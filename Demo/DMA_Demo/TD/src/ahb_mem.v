==> flow/design.v <==
module ahb_mem (
		 hclk,                
		 hresetn,             
		 haddr,               
		 hsel,                
		 hready,              
		 hsize,               
		 hwrite,              
		 htrans,              
		 hwdata,              
		 hready_resp,         
		 hresp,               
		 hrdata,              
		 int_mem_rdata,       
		 int_mem_addr,        
		 int_mem_clk,         
		 int_mem_we,          
		 int_mem_re,          
		 int_mem_wdata,       
		 int_mem_byte_enable  
		 );
   input                hclk;
   input                hresetn;
   input [35-1:0]  haddr;
   input 	        	hsel;
   input                hready;
   input [2:0] 			hsize;
   input 				hwrite;
   input [1:0] 			htrans;
   input [32-1:0] 	hwdata;
   output 	        	hready_resp;
   output [1:0]         hresp;
   output [32-1:0] hrdata;
   input [32-1:0]  int_mem_rdata;
   output 		  		int_mem_we;
   output 		  		int_mem_re;
   output [32-1:0] int_mem_wdata;
   output [4-1:0] 	int_mem_byte_enable;
   output	          	int_mem_clk;
   output [35 - 1 - 22 : 0] int_mem_addr;
   reg [35 - 1 - 22 : 0] 	  haddr_r;
   reg  		  int_mem_re_r;
   wire  		  int_mem_re_i;
   wire 		  we_level;
   reg 			  int_mem_we_i;
   reg [4-1:0]int_mem_byte_enable;
   reg            hready_resp;
   reg 			  re_later;
   always @(posedge hclk or negedge hresetn)
     if (~hresetn)
       int_mem_byte_enable <= 4'b0000;
     else
       case (hsize)
	 3'b000 :                             
	   begin
	      case (haddr[1:0])
		2'd0    : int_mem_byte_enable <= 1'b1 << 0;
		2'd1    : int_mem_byte_enable <= 1'b1 << 1;
		2'd2    : int_mem_byte_enable <= 1'b1 << 2;
		default : int_mem_byte_enable <= 1'b1 << 3;
	      endcase
	   end
	 3'b001 :                             
	   begin
	      if (haddr[1] == 1'b0)
		int_mem_byte_enable <= 2'b11 << 0;
	      else
		int_mem_byte_enable <= 2'b11 << 2;
	   end
	 default :                            
	   int_mem_byte_enable <= 4'b1111;
       endcase 
   always @(posedge hclk or negedge hresetn)
     if (~hresetn)
       haddr_r <= 32'h0;
     else
       if (hsel & hready)
	 begin
	    haddr_r <= haddr[35 - 1 - 22 :2];
	 end
   assign int_mem_addr = (~int_mem_we_i & hready & hsel) ? haddr[35 - 1 - 22 :2] 
	  : haddr_r;
   assign int_mem_re   = int_mem_re_i;
   assign hresp = 2'b00;
   always @(posedge hclk or negedge hresetn)
     if (~hresetn)
       hready_resp <= 1'b1;
     else
       if (hsel == 1'b1 &
	   hwrite == 1'b0 &
	   !(htrans == 2'b00 | htrans == 2'b01) &
	   we_level == 1'b1)
	 hready_resp <= 1'b0;
       else
	 hready_resp <= 1'b1;
   always @(posedge hclk or negedge hresetn)
     if (~hresetn)
       int_mem_we_i <= 1'b0;
     else
	 int_mem_we_i <= hready & hsel & hwrite &
			 (htrans == 2'b11 | htrans == 2'b10);
   assign we_level = int_mem_we_i;
   assign int_mem_we = we_level;
   always @(posedge hclk or negedge hresetn)
     begin
	if (~hresetn)
	  begin
	     re_later <= 1'b0;
	  end
	else
	  begin
	     if (hsel & ~hwrite & (htrans == 2'b11 | htrans == 2'b10) &
		 int_mem_we_i)
	       re_later <= 1'b1;
	     else
	       re_later <= 1'b0;
	  end
     end
   assign int_mem_re_i = (hsel & ~hwrite    & ~int_mem_we_i &
			(htrans == 2'b11 | htrans == 2'b10))   |
		       re_later;
   assign int_mem_wdata = hwdata;  
   assign hrdata = int_mem_rdata;
   assign int_mem_clk = hclk;
   initial
     begin
	$display("Ahb_mem configuration:");
	$display(" ADDR_W:     %d", 35);
	$display(" DATA_W:     %d", 32);
	$display(" READ_ONLY:           false");
	$display(" SYNCHRONOUS:         true");
	$display(" SRAM_BIG_ENDIAN:          false");
	$display(" (LSB_DSCRD:%d)", 22);
	$display(" (BE_W:     %d)", 4);
     end
endmodule
# From RTL to reports: ahb_mem
# Tool output for the design above, in the order of the flow.
# Lines are those of the file above, counted from 1.
# Operators carry their Yosys type and port widths (W data, S select, Z words).
# Cell names lack the library's common part.
# The mark - stands for no value.
# design
design	ahb_mem
clock_port	hclk
lib	sky130hd
pvt_corner	tt_025C_1v80

# Word-level counts
# Counts by Yosys on the flattened word-level netlist (proc, flatten, opt, wreduce; memories kept). Register bits leave out memories and registers merged into their read ports (data or address); mux counts leave out enables and synchronous resets folded into registers. Print and check cells are left out. Cells with the same type and inputs are merged into one.
# word_totals
reg_bits	18
input_bits	109
elab_cells	38
# classes
n_logic	17
reduce_logical	4
n_eq	6
muxes	6
# op_table
cell	count
$and A1 B1 Y1	12
$pmux W4 S3	1
$mux W11	1
$pmux W4 S2	1
$eq A2 B2 Y1 const B	3
$eq A2 B1 Y1 const B	2
$logic_not A2 Y1	2
$mux W4	1
$or A1 B1 Y1	3
$eq A3 B1 Y1 const B	1
$logic_not A3 Y1	1
$not A1 Y1	2
$mux W1	2
$logic_not A1 Y1	1

# Logic depth
# Depth = most cells in a row (Yosys ltp): at word level without a register or memory, in the mapped netlist without a sequential cell, where the memories' decode and read muxes count.
# depth
depth_word	6
ABC_AREA	1
depth_mapped	5

# Netlist
# Source: synth_stat.txt of the flow (Yosys; design flattened, memories mapped). It holds for the ABC_AREA given above (unset counts as 0); a run with the other value may have another netlist.
# Totals and module areas in this step are rounded.
# mapped
cell_count	183
synth_area_um2	1393
buffers	77
flip_flops	18
seq_area_um2	451.7
# by_type
cell	count	area_total_um2
buf_4	71	533.011
dfrtp_1	17	425.408
nand2_1	50	187.68
nand4_1	11	68.816
nand3_1	12	60.058
buf_2	6	30.029
dfstp_2	1	26.275
o21ai_0	4	20.019
inv_1	5	18.768
nor2_1	5	18.768
conb_1	1	3.754

# Flow runs of ahb_mem

ahb_mem on sky130hd: 2 stored runs with different settings, listed in no order. Input and output delays are each 20% of the period that was set; the output load is 0.01 pF.

Run 1, flow files:
==> flow/run.sh <==
#!/bin/bash
# the make line also repeats the synthesis and layout settings of config.mk as NAME=value (left out here)
make -C /OpenROAD-flow-scripts/flow DESIGN_CONFIG=/design/flow/config.mk WORK_HOME=/design/flow/orfs CLKGATE_MAP_FILE= finish
==> flow/config.mk <==
export PLATFORM = sky130hd
export DESIGN_NAME = ahb_mem
export DESIGN_NICKNAME = ahb_mem
export VERILOG_FILES = /design/flow/design.v
export SDC_FILE = /design/flow/constraint.sdc
export NUM_CORES = 4
export LEC_CHECK = 0
export ABC_AREA = 1
export CAP_MARGIN = 20
export CORE_MARGIN = 3
export CORE_UTILIZATION = 65
export CTS_CLUSTER_DIAMETER = 61
export GPL_ROUTABILITY_DRIVEN = 0
export GPL_TIMING_DRIVEN = 1
export PLACE_DENSITY_LB_ADDON = 0.21
export SLEW_MARGIN = 15
==> flow/constraint.sdc <==
create_clock -name core_clock -period 1.81 [get_ports {hclk}]
set_input_delay 0.3620 -clock core_clock [delete_from_list [all_inputs] [get_ports {hclk}]]
set_output_delay 0.3620 -clock core_clock [all_outputs]
set_load 0.01 [all_outputs]

Run 1: stopped before the end: placement reported PPL-0024

Run 2, flow files:
==> flow/run.sh <==
#!/bin/bash
# the make line also repeats the synthesis and layout settings of config.mk as NAME=value (left out here)
make -C /OpenROAD-flow-scripts/flow DESIGN_CONFIG=/design/flow/config.mk WORK_HOME=/design/flow/orfs CLKGATE_MAP_FILE= finish
==> flow/config.mk <==
export PLATFORM = sky130hd
export DESIGN_NAME = ahb_mem
export DESIGN_NICKNAME = ahb_mem
export VERILOG_FILES = /design/flow/design.v
export SDC_FILE = /design/flow/constraint.sdc
export NUM_CORES = 4
export LEC_CHECK = 0
export CAP_MARGIN = 20
export CELL_PAD_IN_SITES_DETAIL_PLACEMENT = 2
export CELL_PAD_IN_SITES_GLOBAL_PLACEMENT = 0
export CORE_MARGIN = 3
export CORE_UTILIZATION = 55
export CTS_CLUSTER_SIZE = 14
export MIN_ROUTING_LAYER = met2
export PLACE_DENSITY_LB_ADDON = 0.04
export SETUP_SLACK_MARGIN = 0.35
export SLEW_MARGIN = 10
==> flow/constraint.sdc <==
create_clock -name core_clock -period 1.54 [get_ports {hclk}]
set_input_delay 0.3080 -clock core_clock [delete_from_list [all_inputs] [get_ports {hclk}]]
set_output_delay 0.3080 -clock core_clock [all_outputs]
set_load 0.01 [all_outputs]

Run 2: stopped before the end: placement reported PPL-0024
